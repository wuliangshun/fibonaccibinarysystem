==> flow/design.v <==
module sub_fibonacci(clk,rst,en,input_i,input_j,out_sub,sub_done);
  input clk;
  input rst;
  input en;
  input [31:0] input_i;  
  input [31:0] input_j;  
  output reg [31:0] out_sub;
  output sub_done;
  reg [31:0] mark_1; 
  reg [9:0] cnt;
  reg sub_done;
  reg done;
  reg [9:0] count;
  reg [31:0] mark_fu;   
  reg [31:0] mark_fu_fu;   
  reg [31:0] mark_sub;   
  reg [31:0] mark_sub_sub;  
  reg [31:0] sub;
  reg [2:0] current_state;
  reg [2:0] next_state;
  parameter IDLE=3'b000;
  parameter SUB=3'b001;
  parameter QU_FU_SHU=3'b010;
  parameter XI_SHU_HUA=3'b011;
  parameter BIAN_HUAN=3'b100;
  parameter WEI_SHU_DEAL=3'b101;
  always @(posedge clk or negedge rst) begin
      if(!rst)
		 current_state<=IDLE;
		else
		 current_state<=next_state;
		 end
  always @(*) begin
      if(!rst)
	      next_state = IDLE;
		else
	     begin
	       case(current_state)
			   IDLE: begin
				        if(en)
						    next_state =SUB;
						  else
						    next_state = IDLE;
						end
				SUB: begin
				       if(done==1)
						   next_state = QU_FU_SHU;
						 else
						   next_state = SUB;
						end
				QU_FU_SHU : begin
                           if(done==1)
							         next_state = BIAN_HUAN;
								   else
							         next_state = QU_FU_SHU;
								  end 
				XI_SHU_HUA: begin
				               if(done==1)
									   next_state = BIAN_HUAN;
									else
									   next_state = XI_SHU_HUA;
								 end
				BIAN_HUAN: begin
				              if((done==1)&&(count==0)&&(mark_sub>3))
								     next_state = XI_SHU_HUA;
								  else if((done==1)&&(count==2)&&(mark_sub<=3)&&((mark_fu!=0)||(mark_fu_fu!=0)))
									  next_state= QU_FU_SHU;
								  else if((done==1)&&(count==2)&&(mark_sub<=3)&&((mark_fu==0)||(mark_fu_fu==0)))
								     next_state =WEI_SHU_DEAL;
								  else
								     next_state = BIAN_HUAN;
								end
				WEI_SHU_DEAL: begin
                            if(sub_done==1)
						             next_state= IDLE;
							       else if (mark_sub>3)
							          next_state=XI_SHU_HUA;
									 else
									    next_state=WEI_SHU_DEAL;
						        end
				 default : next_state =IDLE; 
	          endcase
         end				 
		end
	always @(posedge clk or negedge rst) begin
           if(!rst)
			     begin
				    cnt<=31;
				    mark_1<=0;
				    count<=0;
					 mark_fu<=0;
					 mark_fu_fu<=0;
					 mark_sub<=0; 
					 mark_sub_sub<=0;
				    done<=0; 
					 sub_done<=0;
					 out_sub<=0;
					 sub<=0;
				  end
				 else 
				  begin
				    done <=0;
				    case(next_state)
					 IDLE : begin
					         mark_1<=0;
								cnt<=31;
				        	   sub_done<=0;
								count<=1;
								sub<=0;
					         if(en)
								 done<=1;
								else
								 done<=0;
					        end
					 SUB : begin
					         if(count<=31)
								   begin
									  if(input_i[count]<input_j[count])
									     begin
										    sub[count]<=1;
											 mark_fu[count]<=1;
											 count<=count+1'b1;
										  end
									  else
									    begin 
									     sub[count]<= input_i[count]-input_j[count];
								        count<=count+1'b1;
										  if(input_i[count]>input_j[count])
										     mark_1[count]<= 1;
										  else 
										     mark_1[count]<= 0;
										 end 
									end 
								else
					            begin
								     done<=1;
									  cnt<=31;
									  count<=1; 
								   end 	  
									end 
						QU_FU_SHU: begin
						             if(mark_fu>mark_1)
										    begin
										     if((mark_fu[cnt]==1)&&(mark_sub[cnt-1]==1))
											     begin
												     count<=2;
													  done<=1;
												  end
											  else if((mark_fu[cnt]==1)&&(mark_sub[cnt-1]!=1)) 
											     begin
												    sub[cnt-1]<=0;
												    sub[cnt]<=0;
												    cnt<=cnt-1;
												    mark_fu[cnt]<=0;
													 mark_fu[cnt-1]<=0;   
													 mark_1[cnt-1]<=0;
													 if(mark_1[cnt-2]==1)  
													   begin 
													     mark_1[cnt-2]<=0;
														  sub[cnt-2]<=0;
														end 
													 else
													   begin  
														 mark_fu[cnt-2]<=1;
														 sub[cnt-2]<=1;
														end 
												  end 
											  else
											    cnt<=cnt-1;
										    end 
										 else begin 
			             			  if(count<=29)
										    begin
											   if(mark_sub>3)
												  begin
												    done<=1;
													 count<=2;
												  end
												else begin  
											     if(mark_fu[count]==1)     
												   begin
													  count<=count+1'b1;
													  sub[count]<=0;
													  mark_fu[count]<=0;
													  if(mark_fu[count+1]==1)  
													    begin 
														 mark_fu[count+1]<=0;
													    sub[count+1]<=0;     
														 end 
													  else if(sub[count+1]==1)  
													    mark_sub[count+1]<=1;
													  else                      
													    sub[count+1]<=1; 
													  if(mark_fu[count+2]==1)  
													    begin 
													    mark_fu_fu[count+2]<=1;
														 mark_fu[count+2]<=0;
														 end 
													  else if(sub[count+2]==1)  
													    sub[count+2]<=0;
													  else begin                
													    sub[count+2]<=1;
														 mark_fu[count+2]<=1;
													  end 
													end 
												  else if(mark_fu_fu[count]==1)    
									             begin
											          mark_fu_fu[count]<=0;
														 mark_fu[count]<=1;
														 count<=count+1'b1;
														 if(mark_fu[count+1]==1)   
														   begin 
															 sub[count+1]<=0;
															 mark_fu[count+1]<=0; 
															end 
														 else if(sub[count+1]==1)  
														    mark_sub[count+1]<=1;
														 else                       
														    sub[count+1]<=1;
														 if(mark_fu[count+2]==1)    
														    begin 
																mark_fu_fu[count+2]<=1;
															   mark_fu[count+2]<=0;
														    end 	
														 else if(sub[count+2]==1)  
														      sub[count+2]<=0;
													    else                      
														    begin 
														     sub[count+2]<=1;
															  mark_fu[count+2]<=1;
															 end 
														end
												  else
												    count<=count+1'b1;
											   end 
											  end 
											else
											  begin 
											count<=2;
											done<=1;
											 end 
										  end
									  end 
				XI_SHU_HUA:begin
                         if(count<=29)
									  begin
									     if((mark_sub[count]==1)&&(mark_sub[count+1]==1))    
										     begin
											     mark_sub[count]<=0;
												  mark_sub[count+1]<=0;
												  count<=count+1'b1;
												  if(mark_sub[count+2]==1)
												     begin  
													   mark_sub[count+2]<=0;
														mark_sub_sub[count+2]<=1;
													  end 
													else if(sub[count+2]==1)
													   begin
														  mark_sub[count+2]<=1;
														end 
												   else 
													   sub[count+2]<=1;
											   end
										  else if((mark_sub[count+1]==1)&&(mark_sub_sub[count]==1))   
										      begin
												   mark_sub_sub[count]<=0;
													mark_sub[count]<=1;
													mark_sub[count+1]<=0;
													count<=count+1'b1;
													if(mark_sub[count+2]==1)
													  begin 
													  mark_sub[count+2]<=0;
													  mark_sub_sub[count+2]<=1;
													  end 
													else if(sub[count+2]==1)
													  begin
													     mark_sub[count+2]<=1;
													  end
													else
													  sub[count+2]<=1;	 
												 end 
										   else if((mark_sub[count]==1)&&(mark_sub_sub[count+1]==1))  
										       begin
												    mark_sub[count]<=0;
													 mark_sub_sub[count+1]<=0;
													 mark_sub[count+1]<=1;
													 count<=count+1'b1;
													 if(mark_sub[count+2]==1)
													   begin 
													    mark_sub[count+2]<=0;
														 mark_sub_sub[count+2]<=1;
														end 
													 else if(sub[count+2]==1)
													   begin 
														  mark_sub[count+2]<=1;
														end 
													 else
													     sub[count+2]<=1;
											     end 
											 else if((mark_sub_sub[count]==1)&&(mark_sub_sub[count+1]==1))   
											     begin
												     mark_sub_sub[count]<=0;
													  mark_sub_sub[count+1]<=0;
													  mark_sub[count]<=1;
													  mark_sub[count+1]<=1;
													  count<=count+1'b1;
													  if(mark_sub[count+2]==1)
												       begin  
													      mark_sub[count+2]<=0;
														   mark_sub_sub[count+2]<=1;
													    end 
													  else if(sub[count+2]==1)
													    begin
														   mark_sub[count+2]<=1;
														 end 
												   else 
													   sub[count+2]<=1;
												  end  
											else        
										   count<=count+1'b1;
									  end 
									else
									  begin 
									  count<=2;
									  done<=1;
									  end 
				           end 
				BIAN_HUAN: begin
				             if(count<=30)
									    begin
										    if(((mark_sub[1]==1)||(mark_sub_sub[1]==1))&&((mark_sub[2]==1)||(mark_sub_sub[2]==1)))
											    begin
												   done<=1;
													count<=0;
												 end
											else begin  
										    if(mark_sub[count]==1)   
											    begin
												   if((mark_sub[count+1]==1)||(mark_sub_sub[count+1]==1))
													   begin
													     done<=1;
														  count<=0;
														end
												   else begin
											       mark_sub[count]<=0;		
												    sub[count]<=0;
													 count<=count+1'b1;
													 if(mark_fu_fu[count+1]==1)   
													    begin
														   mark_fu_fu[count+1]<=0;
															mark_fu[count+1]<=1;
														 end 
													 else if(mark_fu[count+1]==1)  
													    begin
														  mark_fu[count+1]<=0;
														  sub[count+1]<=0;
														 end 
													 else if(sub[count+1]==1)       
													    mark_sub[count+1]<=1;
													 else                           
													    sub[count+1]<=1;
													 if(mark_sub[count-2]==1)      
													    begin 
													    mark_sub[count-2]<=0;
														 mark_sub_sub[count-2]<=1;
														 end
													 else if(mark_fu_fu[count-2]==1)  
													    begin
														    mark_fu[count-2]<=1;
															 mark_fu_fu[count-2]<=0;
														 end 
													 else if(mark_fu[count-2]==1)    
													    begin
														    mark_fu[count-2]<=0;
															 sub[count-2]<=0;
														 end 
													 else if(sub[count-2]==1)   
													    mark_sub[count-2]<=1;
													 else                       
													    sub[count-2]<=1;
													     end
											          end
											 else if(mark_sub_sub[count]==1)    
											       begin
													    if((mark_sub[count+1]==1)||(mark_sub_sub[count+1]==1))
														   begin
														     done<=1;
															  count<=0;
															end 
														 else begin 
													      mark_sub_sub[count]<=0;
													      count<=count+1'b1;
															if(mark_fu_fu[count+1]==1)   
															   begin
																  mark_fu_fu[count+1]<=0;
																  mark_fu[count+1]<=1;
																end 
															else if(mark_fu[count+1]==1)  
															   begin
																  mark_fu[count+1]<=0;
																  sub[count+1]<=0;
																end 
													      else if(sub[count+1]==1)    
															     mark_sub[count+1]<=1;
															else                         
													           sub[count+1]<=1;
															if(mark_sub[count-2]==1)    
															  begin 
													        mark_sub[count-2]<=0;
															  mark_sub_sub[count-2]<=1;
															  end 
															else if(mark_fu_fu[count-2]==1) 
															  begin
															   mark_fu_fu[count-2]<=0; 
															   mark_fu[count-2]<=1;
															  end 
															else if(mark_fu[count-2]==1)  
															  begin
															    mark_fu[count-2]<=0;
																 sub[count-2]<=0;
															  end 
															else if(sub[count-2]==1)    
															   mark_sub[count-2]<=1;
															else                        
													         sub[count-2]<=1;		
														       end 
												    end
											 else           
											   count<=count+1'b1;
										    end 
											 end 
			                    else
									     begin
										   done<=1;
											count<=2;
										  end 
				           end 
				WEI_SHU_DEAL: begin
				                  if((mark_sub_sub[0]==1)||(mark_sub[0]==1))  
										  begin
										     sub[0]<=0;
											  mark_sub_sub[0]<=0;
											  mark_sub[0]<=0;
										  end
									   if(mark_sub_sub[1]==1)    
										  begin
										     mark_sub[1]<=1;
											  mark_sub_sub[1]<=0;
											  if(sub[2]==0)
											    sub[2]<=1;
											  else
											    mark_sub[2]<=1;
										  end 
										 if(mark_sub[1]==1)  
										     begin
												 mark_sub[1]<=0;
												 if(sub[2]==0)
												    sub[2]<=1;
												 else
												   mark_sub[2]<=1; 
											  end 
										 if(mark_sub==0)
										   begin
											out_sub<=sub;
											sub_done<=1;
											end 
                           end
 					endcase	
					end
					end 
endmodule 						 
# Tool chain data of sub_fibonacci
# The steps from the RTL of sub_fibonacci to its reports follow in flow order.
# Line numbers count from 1 in the design file above.
# Operators carry their Yosys type and port widths (W data, S select, Z words).
# A cell with - has no value.
# design
top	sub_fibonacci
clock_port	clk
library	sky130hd
lib_corner	tt_025C_1v80

# Elaborated design
# Counts by Yosys on the flattened word-level netlist (proc, flatten, opt, wreduce; memories kept). Register bits leave out memories and registers merged into their read ports (data or address). Print and check cells are left out.
# classes
n_div	0
equal	39
cmp	8
addsub	14
bitwise	133
n_reduce_logical	53
mux	280
mul	0
shifts	36
# op_table
operator	n
$mux W32	215
$or A32 B32 Y32	75
$and A32 B32 Y32	50
$shiftx A32 B32 Y1	14
$shift A1 B33 Y32 const A	10
$shiftx A32 B10 Y1	7
$not A32 Y32	7
$pmux W32 S3	2
$pmux W29 S5	1
$mux W10	14
$shift A1 B11 Y32 const A	4
$neg A32 Y33	3
$logic_not A32 Y1	3
$pmux W29 S3	1
$neg A11 Y33	2
$reduce_bool A32 Y1	2
$pmux W32 S2	1
$pmux W30 S2	1
$pmux W10 S5	1
$shift A1 B11 Y32	1
$ne A2 B2 Y1 const B	16
$gt A32 B2 Y1 const B	1
$le A32 B2 Y1 const B	1
$gt A32 B32 Y1	1
$le A10 B5 Y1 const B	3
$ne A3 B3 Y1 const B	10
$pmux W10 S3	1
$reduce_and A13 Y1	2
# Other operator kinds: 43; their cells: 114.
# word_totals
in_bits	67
mem_bits_ro	0
register_bits	249
output_inout_bits	33
latchBits	0
ram_bits	0
clocked_rd_ports_x_width	0
word_cells	581
n_memories	0

# Longest topological paths
# Yosys ltp: most cells in a row. Word level: on the elaborated netlist, between registers, memories and ports. Mapped: between sequential cells and ports; inverters and the memories' decode and read muxes count.
# logic_depth
depth_word	27
abc_area	0
ltp_mapped	26
mapped_depth_nobuf	20

# Netlist
# Yosys stat after the flow's synthesis: flattened, memories mapped to cells. It holds for the ABC_AREA given above (unset counts as 0); a run with the other value may have another netlist.
# The area totals of this step are shown rounded.
# mapped
flip_flops	252
sequential_area_um2	6310
synth_area_um2	34100
stdcells	4669
# types
cell	n	type_area_um2
sky130_fd_sc_hd__dfrtp_1	246	6.16E+03
sky130_fd_sc_hd__o21ai_0	590	2.95E+03
sky130_fd_sc_hd__mux4_2	102	2.3E+03
sky130_fd_sc_hd__nand2_1	564	2117.03
sky130_fd_sc_hd__a21oi_1	340	1.7E+03
sky130_fd_sc_hd__nor2_1	453	1.7E+03
sky130_fd_sc_hd__mux2i_1	112	1.12E+03
sky130_fd_sc_hd__clkbuf_1	263	987.197
sky130_fd_sc_hd__ha_1	74	925.888
sky130_fd_sc_hd__mux2_2	72	810.778
sky130_fd_sc_hd__o211ai_1	98	735.706
sky130_fd_sc_hd__o221ai_1	73	639.363
sky130_fd_sc_hd__nand3_1	120	600.576
sky130_fd_sc_hd__o22ai_1	91	569.296
sky130_fd_sc_hd__nor3_1	107	535.514
sky130_fd_sc_hd__nor4_1	82	512.992
sky130_fd_sc_hd__a22oi_1	66	495.475
sky130_fd_sc_hd__a211oi_1	61	457.939
# Other cell types: 91; their cells: 1155.

# Path before layout
# Path of least setup slack by OpenSTA after synthesis, without wires, with an ideal clock, recovery checks aside; 20% of the period is set as input and as output delay. Where synthesis merged equal registers, the netlist keeps one of their names.
# synth_path
kind	register -> register
from	register cnt[1]
to	register sub[25]
arrival_time_ns	6.150
driving_pins	25
path_delay_ns	6.285
slack_ns	4.715
period_ns	11.0
t_required_ns	10.865
setup_time_ns	0.135
period_less_setup_slack_ns	6.285
# "path_delay_ns" is the arrival time less input delay plus setup time.
# "driving_pins" counts driving pins, that of a launching flip-flop among them; a cell with two outputs on the path counts twice.
# "period_less_setup_slack_ns" = period - worst setup slack (recovery checks aside). The figure is calculated, with input and output delays left at 20% of the set period.
# A register here has more assigning lines than the two given.
# Where a signal picks the word or bit written, the line may be left out of the assigning lines.
# synth_between
path_cell_list	sky130_fd_sc_hd__dfstp_2 > sky130_fd_sc_hd__buf_2 > sky130_fd_sc_hd__buf_1 > sky130_fd_sc_hd__inv_1 > sky130_fd_sc_hd__ha_1 > sky130_fd_sc_hd__buf_2 > sky130_fd_sc_hd__clkbuf_1 > sky130_fd_sc_hd__and2_0 > sky130_fd_sc_hd__buf_2 > sky130_fd_sc_hd__nand2_1 > sky130_fd_sc_hd__or3_1 > sky130_fd_sc_hd__nor3_1 > sky130_fd_sc_hd__nand3b_1 > sky130_fd_sc_hd__ha_1 > sky130_fd_sc_hd__or4b_2 > sky130_fd_sc_hd__nor4_1 > sky130_fd_sc_hd__nand3_1 > sky130_fd_sc_hd__or3_1 > sky130_fd_sc_hd__a21o_1 > sky130_fd_sc_hd__a221oi_2 > sky130_fd_sc_hd__nand2_1 > sky130_fd_sc_hd__o21a_1 > sky130_fd_sc_hd__o211a_1 > sky130_fd_sc_hd__nor4_1 > sky130_fd_sc_hd__a21oi_1
# synth_rtl
item	line_no	rtl
start, declared	10	reg [9:0] cnt;
start, assigned	153	cnt<=cnt-1;
start, assigned	169	cnt<=cnt-1;
end, assigned	98	sub<=0;
end, assigned	126	sub[count]<= input_i[count]-input_j[count];
end, declared	18	reg [31:0] sub;
# No chain of elaborated cells between the ends is given.

--- runs ---
Design sub_fibonacci on sky130hd. What follows are 2 stored runs of the flow, each under its own settings; their order means nothing. The constraints put input and output delay at 20% of the set period each and load the outputs with 0.01 pF.

Stored run 1, flow files:
==> flow/run.sh <==
#!/bin/bash
# the make line also repeats the synthesis and layout settings of config.mk as NAME=value (left out here)
make -C /OpenROAD-flow-scripts/flow DESIGN_CONFIG=/design/flow/config.mk WORK_HOME=/design/flow/orfs CLKGATE_MAP_FILE= finish
==> flow/config.mk <==
export PLATFORM = sky130hd
export DESIGN_NAME = sub_fibonacci
export DESIGN_NICKNAME = sub_fibonacci
export VERILOG_FILES = /design/flow/design.v
export SDC_FILE = /design/flow/constraint.sdc
export NUM_CORES = 4
export LEC_CHECK = 0
export CAP_MARGIN = 0
export CELL_PAD_IN_SITES_DETAIL_PLACEMENT = 2
export CORE_ASPECT_RATIO = 0.66
export CORE_MARGIN = 2
export CORE_UTILIZATION = 57
export CTS_CLUSTER_SIZE = 19
export MAX_ROUTING_LAYER = met4
export PLACE_DENSITY_LB_ADDON = 0.14
export SETUP_SLACK_MARGIN = 0.12
export SLEW_MARGIN = 40
==> flow/constraint.sdc <==
create_clock -name core_clock -period 5.05 [get_ports {clk}]
set_input_delay 1.0100 -clock core_clock [delete_from_list [all_inputs] [get_ports {clk}]]
set_output_delay 1.0100 -clock core_clock [all_outputs]
set_load 0.01 [all_outputs]

Stored run 1: stopped before the end: placement reported DPL-0033

Stored run 2, flow files:
==> flow/run.sh <==
#!/bin/bash
# the make line also repeats the synthesis and layout settings of config.mk as NAME=value (left out here)
make -C /OpenROAD-flow-scripts/flow DESIGN_CONFIG=/design/flow/config.mk WORK_HOME=/design/flow/orfs CLKGATE_MAP_FILE= finish
==> flow/config.mk <==
export PLATFORM = sky130hd
export DESIGN_NAME = sub_fibonacci
export DESIGN_NICKNAME = sub_fibonacci
export VERILOG_FILES = /design/flow/design.v
export SDC_FILE = /design/flow/constraint.sdc
export NUM_CORES = 4
export LEC_CHECK = 0
export CAP_MARGIN = 20
export CORE_MARGIN = 2
export CORE_UTILIZATION = 72
export SLEW_MARGIN = 20
==> flow/constraint.sdc <==
create_clock -name core_clock -period 6.54 [get_ports {clk}]
set_input_delay 1.3080 -clock core_clock [delete_from_list [all_inputs] [get_ports {clk}]]
set_output_delay 1.3080 -clock core_clock [all_outputs]
set_load 0.01 [all_outputs]

Stored run 2: stopped before the end: routing reported GRT-0116
--- end ---
